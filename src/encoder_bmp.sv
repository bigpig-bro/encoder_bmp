==> flow/design.v <==
module encoder_bmp#(
    parameter  BMP_WIDTH = 32'D640,
    parameter  BMP_HEIGHT = 32'D480
)(
    input               sys_clk_i,
    input               sys_rst_n_i,
    output reg          src_data_req_o,   
    input  [7:0]        src_data_i,
    input               encoder_start_i,
    output              encoder_ready_o,
    output              encoder_done_o,
    output reg          bmp_data_vaild_o,
    output reg [7:0]    bmp_data_o
);
parameter           BMP_HEAD_LENGTH = 32'd54;
parameter [ 31 : 0] BMP_LENGTH = BMP_WIDTH * BMP_HEIGHT * 3 + 54;
parameter [ 54 * 8 - 1 : 0] BMP_HEADER = {
    16'h424d,  
    {BMP_LENGTH[7:0],BMP_LENGTH[15:8],BMP_LENGTH[23:16],BMP_LENGTH[31:24]},  
    32'h00000000,  
    32'h36000000,  
    32'h28000000,  
    {BMP_WIDTH[7:0],BMP_WIDTH[15:8],BMP_WIDTH[23:16],BMP_WIDTH[31:24]},  
    {BMP_HEIGHT[7:0],BMP_HEIGHT[15:8],BMP_HEIGHT[23:16],BMP_HEIGHT[31:24]},  
    16'h0100,  
    16'h1800,  
    32'h00000000,  
    32'h00000000,  
    32'hC40E0000,  
    32'hC40E0000,  
    32'h00000000,  
    32'h00000000   
};
enum {IDLE,ENC_HEAD,ENC_DATA,ENC_BYTE,ENC_END} MAIN_STATE;
reg [ 2:0] state;
reg [31:0] enc_cnt;  
reg [16:0] line_cnt;  
assign encoder_ready_o = (sys_rst_n_i &  state == IDLE);
assign encoder_done_o = (state == ENC_END);
always@(posedge sys_clk_i)
    if(!sys_rst_n_i)begin
        bmp_data_vaild_o   <= 1'b0;
        src_data_req_o  <= 1'b0;
        bmp_data_o      <= 8'h00;
        enc_cnt         <= 'd0;
        line_cnt        <= 'd0;
        state           <= IDLE;
    end else 
        case(state)
            IDLE:begin
                if(encoder_start_i)begin
                    enc_cnt         <= 'd0;
                    line_cnt        <= 'd0;
                    src_data_req_o  <= 1'b0;
                    state           <= ENC_HEAD;
                end
            end
            ENC_HEAD:begin
                enc_cnt         <= enc_cnt + 'd1;
                bmp_data_vaild_o   <= 1'b1;
                bmp_data_o      <= BMP_HEADER[(BMP_HEAD_LENGTH - 1 - enc_cnt) * 8 +: 8];
                src_data_req_o  <= (enc_cnt == BMP_HEAD_LENGTH - 2) ? 1'b1 : src_data_req_o;  
                state           <= (enc_cnt == BMP_HEAD_LENGTH - 1) ? ENC_DATA : ENC_HEAD;
            end
            ENC_DATA:begin
                enc_cnt         <= enc_cnt + 'd1;
                bmp_data_vaild_o   <= 1'b1;
                bmp_data_o      <= src_data_i;
                if(line_cnt == BMP_WIDTH * 3 - 1 &&  line_cnt[2:0] != 3'd7 )begin  
                    line_cnt        <= line_cnt + 'd1;
                    src_data_req_o  <= 'd0;
                    state           <= ENC_BYTE;
                end else begin  
                    line_cnt        <= line_cnt == BMP_WIDTH * 3 - 1 ? 'd0 : line_cnt + 1;
                    src_data_req_o  <= (enc_cnt == BMP_LENGTH - 'd1) ? 1'b0 : 1'b1;
                    state           <= (enc_cnt == BMP_LENGTH - 'd1) ? ENC_END : ENC_DATA;
                end
            end
            ENC_BYTE:begin
                line_cnt        <= line_cnt[2:0] == 3'd7 ? 'd0 : line_cnt + 1;
                src_data_req_o  <= (line_cnt[2:0] == 3'd6 & (enc_cnt != BMP_LENGTH) ) ? 1'b1 : src_data_req_o;
                bmp_data_o      <= 8'h00;
                state           <= (line_cnt[2:0] == 3'd7 ) ? (enc_cnt == BMP_LENGTH) ? ENC_END :  ENC_DATA : ENC_BYTE; 
            end
            ENC_END:begin
                bmp_data_vaild_o   <= 1'b0;
                state           <= IDLE;
            end
        endcase
endmodule 
# Reports on encoder_bmp
# What the tools print for encoder_bmp, step after step.
# Line numbers count from 1 in the design file above.
# Operators carry their Yosys type and port widths (W data, S select, Z words).
inputs:
  top: "encoder_bmp"
  clock: "sys_clk_i"
  cell_library: "sky130hd"
  lib_corner: "tt_025C_1v80"

# Word level
# Yosys after proc, flatten, opt, wreduce and memory -nomap, before mapping. Memory bits, and registers merged into a memory's read port (data or address), are not among the register bits. Print and check cells are not counted. Equal cells are merged and count once.
op_classes:
  add_sub_neg: 3
  equal: 16
  n_shift: 1
  n_mux: 22
  n_logic: 2
  n_reduce_logical: 13
op_table:
  columns: ["op", "count"]
  rows:
  - ["$shiftx A432 B32 Y8 const A", 1]
  - ["$mux W17", 4]
  - ["$eq A32 B20 Y1 const B", 2]
  - ["$eq A32 B6 Y1 const B", 2]
  - ["$pmux W32 S2", 1]
  - ["$pmux W17 S3", 1]
  - ["$add A32 B1 Y32 const B", 1]
  - ["$ne A32 B20 Y1 const B", 1]
  - ["$mux W32", 1]
  - ["$sub A6 B29 Y29 const A", 1]
  - ["$pmux W8 S3", 1]
  - ["$add A17 B1 Y17 const B", 1]
  - ["$eq A17 B11 Y1 const B", 1]
  - ["$pmux W3 S5", 1]
  - ["$mux W3", 5]
  - ["$eq A3 B3 Y1 const B", 3]
  - ["$ne A2 B2 Y1 const B", 3]
  - ["$reduce_and A2 Y1", 3]
  - ["$eq A3 B2 Y1 const B", 2]
  - ["$reduce_bool A3 Y1", 2]
  - ["$reduce_bool A5 Y1", 1]
  - ["$mux W1", 5]
  - ["$reduce_bool A2 Y1", 2]
  - ["$reduce_and A4 Y1", 1]
  - ["$reduce_bool A4 Y1", 1]
  - ["$pmux W1 S4", 1]
  - ["$eq A3 B1 Y1 const B", 1]
  - ["$ne A3 B3 Y1 const B", 1]
# Not listed: further kinds 6, cells in them 7.
bits:
  register_bits: 62

# Logic depth
# Yosys ltp: most cells in a row. Word level: on the elaborated netlist, between registers, memories and ports. Mapped: between sequential cells and ports; inverters and the memories' decode and read muxes count.
logic_depth:
  ltp_word: 4
  abc_area: 0
  mapped_depth: 8

# After synthesis
# The flow's flattened synthesis, as Yosys stat reports it; memories are mapped. The netlist is that of the ABC_AREA named above (0 if unset); the other value can give another one.
by_type:
  columns: ["cell", "count", "type_area_um2"]
  rows:
  - ["sky130_fd_sc_hd__dfxtp_1", 64, 1.28E+03]
  - ["sky130_fd_sc_hd__xor2_1", 35, 306.544]
  - ["sky130_fd_sc_hd__nor2_1", 63, 236.477]
  - ["sky130_fd_sc_hd__nand2_1", 49, 183.926]
  - ["sky130_fd_sc_hd__nand3_1", 27, 135.13]
  - ["sky130_fd_sc_hd__ha_1", 9, 112.608]
  - ["sky130_fd_sc_hd__a21oi_1", 21, 105.101]
  - ["sky130_fd_sc_hd__o21ai_0", 20, 100.096]
  - ["sky130_fd_sc_hd__nand4_1", 13, 81.328]
  - ["sky130_fd_sc_hd__xnor2_1", 8, 70.067]
  - ["sky130_fd_sc_hd__and3_1", 8, 50.048]
  - ["sky130_fd_sc_hd__nor3_1", 9, 45.043]
  - ["sky130_fd_sc_hd__nor4_4", 2, 42.541]
  - ["sky130_fd_sc_hd__nand2b_1", 6, 37.536]
  - ["sky130_fd_sc_hd__nor2b_1", 6, 37.536]
  - ["sky130_fd_sc_hd__nor4_1", 6, 37.536]
  - ["sky130_fd_sc_hd__or3_1", 6, 37.536]
  - ["sky130_fd_sc_hd__and4_1", 4, 35.034]
# Not listed: further types 51, cells in them 112.
synth_totals:
  cell_count: 468
  area_um2: 3804.9
  flip_flops: 64

# Timing after synthesis
# Path of least setup slack by OpenSTA after synthesis, without wires, with an ideal clock, recovery checks aside; 20% of the period is set as input and as output delay. Where synthesis merged equal registers, the netlist keeps one of their names.
synth_timing:
  kind: "reg-to-reg"
  from: "register enc_cnt[2]"
  to: "register bmp_data_o[6]"
  clock_period_ps: 2580
  t_first_pin_ps: 0
  arrival_time_ps: 1905
  t_required_ps: 2514
  path_slack_ps: 609
  delay_ps: 1971
  driving_pins: 9
  period_less_setup_slack_ps: 1971
# "delay_ps" is the arrival time less input delay plus setup time.
# "driving_pins" counts driving pins, that of a launching flip-flop among them; a cell with two outputs on the path counts twice.
# "period_less_setup_slack_ps" is the clock period less the worst setup slack; recovery checks do not enter. This is arithmetic on one report: input and output delays are still those of the set period (20% each).
# The rows between start and end are the longest chain of elaborated cells between them; the timing report does not say that the signal goes this way. Where chains are equally long, one stands for them.
# Each line given opens the expression or statement behind the cell; cells for indexed reads and writes are added by Yosys, which also makes memories of some case tables.
# A register here has more assigning lines than the two given.
synth_via:
  path_cell_list: "sky130_fd_sc_hd__dfxtp_1 > sky130_fd_sc_hd__ha_1 > sky130_fd_sc_hd__buf_4 > sky130_fd_sc_hd__nor3_1 > sky130_fd_sc_hd__nor3_4 > sky130_fd_sc_hd__inv_2 > sky130_fd_sc_hd__or3_1 > sky130_fd_sc_hd__a21o_1 > sky130_fd_sc_hd__a21oi_2"
  elab_chain_cells: 3
synth_rtl:
  columns: ["element", "line_no", "source"]
  rows:
  - ["start, declared", 36, "reg [31:0] enc_cnt;"]
  - ["start, assigned", 59, "enc_cnt         <= enc_cnt + 'd1;"]
  - ["start, assigned", 66, "enc_cnt         <= enc_cnt + 'd1;"]
  - ["$sub A6 B29 Y29", 61, "bmp_data_o      <= BMP_HEADER[(BMP_HEAD_LENGTH - 1 - enc_cnt) * 8 +: 8];"]
  - ["$shiftx A432 B32 Y8", 61, null]
  - ["$pmux W8 S3", 49, "case(state)"]
  - ["end, assigned", 61, null]
  - ["end, assigned", 68, "bmp_data_o      <= src_data_i;"]
  - ["end, declared", 13, "output reg [7:0]    bmp_data_o"]

# Worst path after layout
# Path of least setup slack in the final report of run 1 (OpenROAD, finished layout, wires in). Where an end is a register, its clock arrival counts in the times.
# The path's times are printed in steps of 10 ps; the period is the one set.
layout_timing:
  kind: "reg-to-reg"
  from: "register enc_cnt[1]"
  to: "register bmp_data_o[5]"
  clock_period_ps: 1520
  t_first_pin_ps: 350
  arrival_time_ps: 2370
  t_required_ps: 1790
  path_slack_ps: -580
  driving_pins: 11
# The rows between start and end are the longest chain of elaborated cells between them; the timing report does not say that the signal goes this way. Where chains are equally long, one stands for them.
# A register here has more assigning lines than the two given.
layout_via:
  path_cell_list: "sky130_fd_sc_hd__dfxtp_4 > sky130_fd_sc_hd__ha_4 > sky130_fd_sc_hd__buf_12 > sky130_fd_sc_hd__xor2_4 > sky130_fd_sc_hd__buf_4 > sky130_fd_sc_hd__buf_6 > sky130_fd_sc_hd__xnor2_2 > sky130_fd_sc_hd__nand2_1 > sky130_fd_sc_hd__o21ai_1 > sky130_fd_sc_hd__nand4b_1 > sky130_fd_sc_hd__a21oi_1"
  elab_chain_cells: 3
layout_rtl:
  columns: ["element", "line_no", "source"]
  rows:
  - ["start, declared", 36, "reg [31:0] enc_cnt;"]
  - ["start, assigned", 59, "enc_cnt         <= enc_cnt + 'd1;"]
  - ["start, assigned", 66, "enc_cnt         <= enc_cnt + 'd1;"]
  - ["$sub A6 B29 Y29", 61, "bmp_data_o      <= BMP_HEADER[(BMP_HEAD_LENGTH - 1 - enc_cnt) * 8 +: 8];"]
  - ["$shiftx A432 B32 Y8", 61, null]
  - ["$pmux W8 S3", 49, "case(state)"]
  - ["end, assigned", 61, null]
  - ["end, assigned", 68, "bmp_data_o      <= src_data_i;"]
  - ["end, declared", 13, "output reg [7:0]    bmp_data_o"]

# Flow measurements of encoder_bmp on sky130hd: 2 stored runs with different settings, listed in no order. Input and output delays are each 20% of the period that was set; the output load is 0.01 pF.
# "achievedPeriod_ps" means the clock period less the worst setup slack. The figure is calculated, with input and output delays left at 20% of the set period.
# "total_power_uw" is the tool's figure for a default switching activity; nothing was simulated.
runs:
  - name: "run 1"
    settings:
      period_ns: 1.52
      CORE_UTILIZATION: 35
      SETUP_SLACK_MARGIN: 0.37
      PLACE_DENSITY: 0.67
      CORE_ASPECT_RATIO: 1.44
      CELL_PAD_IN_SITES_DETAIL_PLACEMENT: 1
      CTS_CLUSTER_DIAMETER: 312
      CAP_MARGIN: 20
      CORE_MARGIN: 2
      SLEW_MARGIN: 20
    results:
      total_negative_slack_ps: -16465
      die_area_um2: 11734.6
      yosys.chip_area_um2: 3804.9
      total_power_uw: 4490
      hold_worst_slack_ps: 552
      cell_area_final_um2: 7209.4
      achievedPeriod_ps: 2102
      final_setup_ws_ps: -582
  - name: "run 2"
    settings:
      period_ns: 2.22
      CORE_UTILIZATION: 33
      PLACE_DENSITY_LB_ADDON: 0.08
      ABC_AREA: 1
      GPL_TIMING_DRIVEN: 0
      GPL_ROUTABILITY_DRIVEN: 1
      CAP_MARGIN: 0
      MIN_ROUTING_LAYER: "met2"
      MAX_ROUTING_LAYER: "met4"
      CORE_MARGIN: 2
      SLEW_MARGIN: 20
    results:
      total_power_uw: 2963
      total_negative_slack_ps: 0
      hold_worst_slack_ps: 450
      cell_area_final_um2: 5034.8
      yosys.chip_area_um2: 4242.8
      die_area_um2: 13780.4
      final_setup_ws_ps: 152
      achievedPeriod_ps: 2068
